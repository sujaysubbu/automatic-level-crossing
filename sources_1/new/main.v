==> flow/design.v <==
module Bogey_counter(input Clk,input a2b,input b2a,input Reset,output reg [3:0] Count_a2b,output reg[3:0] Count_b2a);
reg [3:0]Count_a; 
reg [3:0]Count_b; 
parameter num_wheels = 4'b0100; 
    always@(posedge Clk,posedge Reset)
    begin
        if(Reset)
        begin
            Count_a=4'b0000;
            Count_b=4'b0000;
            Count_a2b=4'b0000;
            Count_b2a=4'b0000;
        end
        else if(a2b) 
        begin
            if(Count_b!=4'b0000) 
            Count_b=Count_b-4'b0001;
            else
            begin
            Count_a=Count_a+4'b0001; 
                if(Count_a==num_wheels)
                begin
                    if(Count_b2a!=4'b0000)
                        Count_b2a=Count_b2a-4'b0001; 
                    Count_a2b=Count_a2b+4'b0001;
                    Count_a=4'b0000;
                    Count_b=4'b0000;
                end
            end
        end
        else if(b2a) 
        begin
            if(Count_a!=4'b0000) 
                Count_a=Count_a-4'b0001;
            else
            begin
                Count_b=Count_b+4'b0001; 
                if(Count_b==num_wheels)
                begin
                    if(Count_a2b!=4'b0000)
                        Count_a2b=Count_a2b-4'b0001; 
                    Count_b2a=Count_b2a+4'b0001;
                    Count_a=4'b0000;
                    Count_b=4'b0000;
                end
            end
        end
    end
endmodule
module level_crossing(input Reset,input [3:0]Count_a2b_1,input [3:0]Count_a2b_2,input [3:0]Count_b2a_1,input [3:0] Count_b2a_2,output reg gate_open);
parameter num_bogeys = 4'b0100; 
always@(*)
begin
    if(Reset)
        gate_open<=1'b1;
    else
    begin
        if(Count_a2b_1==num_bogeys) 
        begin
            if(Count_a2b_2==num_bogeys) 
            gate_open<=1'b1;
            else
            gate_open<=1'b0;
        end
        else if(Count_b2a_2==num_bogeys) 
        begin
            if(Count_b2a_1==num_bogeys) 
            gate_open<=1'b1;
            else
            gate_open<=1'b0;
        end
        else
        gate_open<=1'b1;
    end
end
endmodule
 `timescale 1ns / 1ps
 module Main_Module(input Clk,input Reset,input a1,input b1,input a2,input b2,output a2b_1,output a2b_2,output b2a_1,output b2a_2,output [3:0] Count_a2b_1,output [3:0] Count_a2b_2,output [3:0]Count_b2a_1,output [3:0] Count_b2a_2,output gate_open);
 FSM_Wheel f1(Clk,Reset,a1,b1,a2b_1,b2a_1);
 Bogey_counter f2(Clk,a2b_1,b2a_1,Reset,Count_a2b_1,Count_b2a_1);
 FSM_Wheel g1(Clk,Reset,a2,b2,a2b_2,b2a_2);
 Bogey_counter g2(Clk,a2b_2,b2a_2,Reset,Count_a2b_2,Count_b2a_2);
 level_crossing l1(Reset,Count_a2b_1,Count_a2b_2,Count_b2a_1,Count_b2a_2,gate_open);
 endmodule
module clk_division(input mClk,input Reset,output Clk190
    );
    reg [18:0] clk_div;
    always@(posedge mClk,posedge Reset)
    begin
        if(Reset)
            clk_div<=0;
        else
            clk_div<=clk_div+1;
    end
    assign Clk190=clk_div[18];
endmodule
module FSM_Wheel(input Clk,input Reset,input a,input b,output reg a2b, output reg b2a);
    reg [3:0] present_state;reg [3:0] next_state;
    parameter S0 = 4'b0000,S1 = 4'b0001,S2 = 4'b0010,S3 = 4'b0011,S4 = 4'b0100;
    parameter Q1 = 4'b0101,Q2 = 4'b0110,Q3 = 4'b0111,Q4 = 4'b1000;
    always@(posedge Clk, posedge Reset)
    begin
        if(Reset)
            present_state<=S0;
        else
            present_state<=next_state;
    end
    always@(present_state,a,b)
    begin
        case(present_state)
            S0:next_state<=(a & !b)?S1:(!a & b)?Q1:S0;
            S1:next_state<=(a & b)?S2:(!a & !b)?S0:S1;
            S2:next_state<=(!a & b)?S3:(a & !b)?S1:S2;
            S3:next_state<=(!a & !b)?S4:(a & b)?S2:S3;
            S4:next_state<=(a & !b)?S1:(!a & b)?Q1:S0;
            Q1:next_state<=(a & b)?Q2:(!a & !b)?S0:Q1;
            Q2:next_state<=(a & !b)?Q3:(!a & b)?Q1:Q2;
            Q3:next_state<=(!a & !b)?Q4:(a & b)?Q2:Q3;
            Q4:next_state<=(a & !b)?S1:(!a & b)?Q1:S0;    
            default: next_state<=S0;
        endcase
    end    
    always@(present_state)
        begin
        if(present_state==Q4)
            begin
                a2b<=1'b0;b2a<=1'b1;
            end
        else if(present_state==S4)
            begin
                a2b<=1'b1;b2a<=1'b0;
            end
        else
        begin
            a2b<=1'b0;b2a<=1'b0;
        end
    end 
endmodule
# Tool chain data of Main_Module
# Tool output for the design above, in the order of the flow.
# Line numbers count from 1 in the design file above.
# Operators carry their Yosys type and port widths (W data, S select, Z words).
# The mark - stands for no value.
[inputs]
design = "Main_Module"
clock_port = "Clk"
library = "sky130hd"
lib_corner = "tt_025C_1v80"

# Word level
# Counts by Yosys on the flattened word-level netlist (proc, flatten, opt, wreduce; memories kept). Register bits leave out memories and registers merged into their read ports (data or address). Print and check cells are left out.
[classes]
n_addsub = 16
n_eq = 34
n_mux = 93
n_logic = 8
reduce_and_logical = 32
[ops]
columns = ["cell", "count"]
rows = [
  ["$mux W4", 66],
  ["$eq A4 B3 Y1 const B", 16],
  ["$pmux W4 S7", 2],
  ["$add A4 B1 Y4 const B", 8],
  ["$sub A4 B1 Y4 const B", 8],
  ["$reduce_bool A4 Y1", 8],
  ["$reduce_and A6 Y1", 4],
  ["$mux W1", 17],
  ["$eq A4 B2 Y1 const B", 4],
  ["$reduce_bool A2 Y1", 6],
  ["$reduce_and A3 Y1", 4],
  ["$mux W3", 4],
  ["$and A1 B1 Y1", 8],
  ["$ne A2 B1 Y1 const B", 4],
  ["$ne A2 B2 Y1 const B", 4],
  ["$eq A4 B1 Y1 const B", 2],
  ["$eq A4 B4 Y1 const B", 2],
  ["$logic_not A4 Y1", 2],
  ["$mux W2", 4],
  ["$ne A3 B1 Y1 const B", 2],
  ["$reduce_bool A3 Y1", 2],
  ["$reduce_or A3 Y1", 2],
  ["$logic_not A1 Y1", 4],
]
[word_totals]
register_bits = 40
inputBits = 6

# Depth
# Depth = most cells in a row (Yosys ltp): at word level without a register or memory, in the mapped netlist without a sequential cell, where the memories' decode and read muxes count.
[depth]
word_depth = 6
abc_area = 0
depth_mapped = 10
depth_no_buf = 8

# Mapped cells and area
# Source: synth_stat.txt of the flow (Yosys; design flattened, memories mapped). It holds for the ABC_AREA given above (unset counts as 0); a run with the other value may have another netlist.
# The area totals of this step are shown rounded.
[synth_totals]
cell_count = 325
synth_area_um2 = 3190
ffs = 50
buffers = 10
[types]
columns = ["type", "count", "type_area_um2"]
rows = [
  ["sky130_fd_sc_hd__dfrtp_1", 48, 1.2E+03],
  ["sky130_fd_sc_hd__ha_1", 32, 400.384],
  ["sky130_fd_sc_hd__o21ai_0", 29, 145.139],
  ["sky130_fd_sc_hd__inv_1", 29, 108.854],
  ["sky130_fd_sc_hd__mux2_2", 8, 90.086],
  ["sky130_fd_sc_hd__nand2_1", 24, 90.086],
  ["sky130_fd_sc_hd__fa_1", 4, 80.077],
  ["sky130_fd_sc_hd__xnor2_1", 9, 78.826],
  ["sky130_fd_sc_hd__a21oi_1", 15, 75.072],
  ["sky130_fd_sc_hd__nor2_1", 15, 56.304],
  ["sky130_fd_sc_hd__nor3_1", 11, 55.053],
  ["sky130_fd_sc_hd__a22o_1", 6, 52.55],
  ["sky130_fd_sc_hd__dfstp_2", 2, 52.55],
  ["sky130_fd_sc_hd__mux2i_1", 5, 50.048],
  ["sky130_fd_sc_hd__a21o_1", 6, 45.043],
  ["sky130_fd_sc_hd__xor2_1", 5, 43.792],
  ["sky130_fd_sc_hd__a211oi_1", 5, 37.536],
  ["sky130_fd_sc_hd__a32oi_1", 4, 35.034],
]
# Other cell types: 35; their cells: 68.
# The figures by module come from a second, unflattened synthesis with its own total; it is not the netlist above.
[unflattened]
cells_unflattened = 325
area_unflattened_um2 = 3470
# Each row is one instance without its submodules.
[by_module]
columns = ["mod", "instances", "cells", "area_um2"]
rows = [
  ["Bogey_counter", 2, 121, 1280],
  ["FSM_Wheel", 2, 38, 427],
  ["level_crossing", 1, 7, 61.3],
  ["Main_Module", 1, 0, 0.0],
]

# Worst setup path after synthesis
# Source: OpenSTA report_checks on the synthesized netlist (no wires, ideal clock, input and output delay 20% of the period each), path of least setup slack; recovery checks are left aside. Register names are those of the netlist, which keeps one name where synthesis merged equal registers.
[synth_path]
kind = "input -> output"
from = "in Reset"
to = "out gate_open"
period_ns = 2.74
out_delay_ns = 0.548
t_first_pin_ns = 0.548
arrival_ns = 1.909
setup_slack_ns = 0.283
delay_ns = 1.361
driving_pins = 2
period_less_setup_slack_ns = 2.457
# "delay_ns" = arrival - input delay + setup time.
# At an output port there is no setup time.
# "driving_pins" counts driving pins, that of a launching flip-flop among them; a cell with two outputs on the path counts twice.
# "period_less_setup_slack_ns" = period - worst setup slack (recovery checks aside). The figure is calculated, with input and output delays left at 20% of the set period.
# The rows between start and end are the longest chain of elaborated cells between them; the timing report does not say that the signal goes this way. Where chains are equally long, one stands for them.
# Each line given opens the expression or statement behind the cell; cells for indexed reads and writes are added by Yosys, which also makes memories of some case tables.
[synth_via]
path_cell_list = "sky130_fd_sc_hd__inv_1 -> sky130_fd_sc_hd__nand3_1"
elab_chain_cells = 1
cone_cells = 1
cone_lines = 1
[synth_lines]
columns = ["item", "line", "rtl"]
rows = [
  ["start, declared", 78, "module Main_Module(input Clk,input Reset,input a1,input b1,input a2,input b2,output a2b_1,output a2b_2,output ..."],
  ["$mux W1", 54, "if(Reset)"],
  ["end, declared", 78, ""],
]

# Path in the finished layout
# Path of least setup slack in the final report of run A (OpenROAD, finished layout, wires in). Where an end is a register, its clock arrival counts in the times.
[layout_path]
kind = "register -> output"
from = "reg f2.Count_b2a[0]"
to = "out gate_open"
period_ns = 3.54
out_delay_ns = 0.71
t_first_pin_ns = 0.29
arrival_ns = 2.06
setup_slack_ns = 0.78
driving_pins = 6
# The rows between start and end are the longest chain of elaborated cells between them; the timing report does not say that the signal goes this way. Where chains are equally long, one stands for them.
# A register here has more assigning lines than the two given.
[layout_via]
path_cell_list = "sky130_fd_sc_hd__dfrtp_1 -> sky130_fd_sc_hd__nor3_1 -> sky130_fd_sc_hd__nand2_1 -> sky130_fd_sc_hd__a32o_1 -> sky130_fd_sc_hd__nand3_1 -> sky130_fd_sc_hd__clkdlybuf4s50_1"
elab_chain_cells = 5
cone_cells = 5
cone_lines = 4
[layout_lines]
columns = ["item", "line", "rtl"]
rows = [
  ["start, declared", 1, "module Bogey_counter(input Clk,input a2b,input b2a,input Reset,output reg [3:0] Count_a2b,output reg[3:0] Coun ..."],
  ["start, assigned", 24, "Count_b2a=Count_b2a-4'b0001;"],
  ["start, assigned", 42, "Count_b2a=Count_b2a+4'b0001;"],
  ["$eq A4 B3 Y1", 67, "if(Count_b2a_1==num_bogeys)"],
  ["$mux W1", 67, ""],
  ["$mux W1", 65, "else if(Count_b2a_2==num_bogeys)"],
  ["$mux W1", 58, "if(Count_a2b_1==num_bogeys)"],
  ["$mux W1", 54, "if(Reset)"],
  ["end, declared", 78, "module Main_Module(input Clk,input Reset,input a1,input b1,input a2,input b2,output a2b_1,output a2b_2,output ..."],
]

# Main_Module through Yosys and OpenROAD on sky130hd: 2 stored runs, unordered, with their settings and measured results. The constraints put input and output delay at 20% of the set period each and load the outputs with 0.01 pF.
# "period_reached_ns": clock period set for the run, less the worst setup slack. It is reckoned from that one timing run; input and output delays stay at 20% of the period that was set.
# "totalPower_w" is the tool's figure for a default switching activity; nothing was simulated.
# Values from the reports are rounded here.

[[run]]
name = "run A"
[run.settings]
period_ns = 3.54
CORE_UTILIZATION = 40
PLACE_DENSITY_LB_ADDON = 0.19
HOLD_SLACK_MARGIN = 0.12
CORE_ASPECT_RATIO = 1.5
CORE_MARGIN = 10
CELL_PAD_IN_SITES_DETAIL_PLACEMENT = 2
TNS_END_PERCENT = 10
ABC_AREA = 0
GPL_TIMING_DRIVEN = 1
GPL_ROUTABILITY_DRIVEN = 0
CTS_CLUSTER_DIAMETER = 104
CAP_MARGIN = 25
SLEW_MARGIN = 30
[run.results]
post_synth_area_um2 = 3190
ws_setup_ns = 0.776
dieArea_um2 = 12000
final_cell_area_um2 = 3740
period_reached_ns = 2.764
totalPower_w = 0.00213

[[run]]
name = "run B"
[run.settings]
period_ns = 4.37
CORE_UTILIZATION = 21
SETUP_SLACK_MARGIN = 1.25
PLACE_DENSITY = 0.91
CORE_MARGIN = 3
CTS_CLUSTER_SIZE = 67
CAP_MARGIN = 35
SLEW_MARGIN = 10
MIN_ROUTING_LAYER = "met1"
[run.results]
dieArea_um2 = 16700
post_synth_area_um2 = 3190
period_reached_ns = 2.934
totalPower_w = 0.00161
ws_setup_ns = 1.44
final_cell_area_um2 = 3810
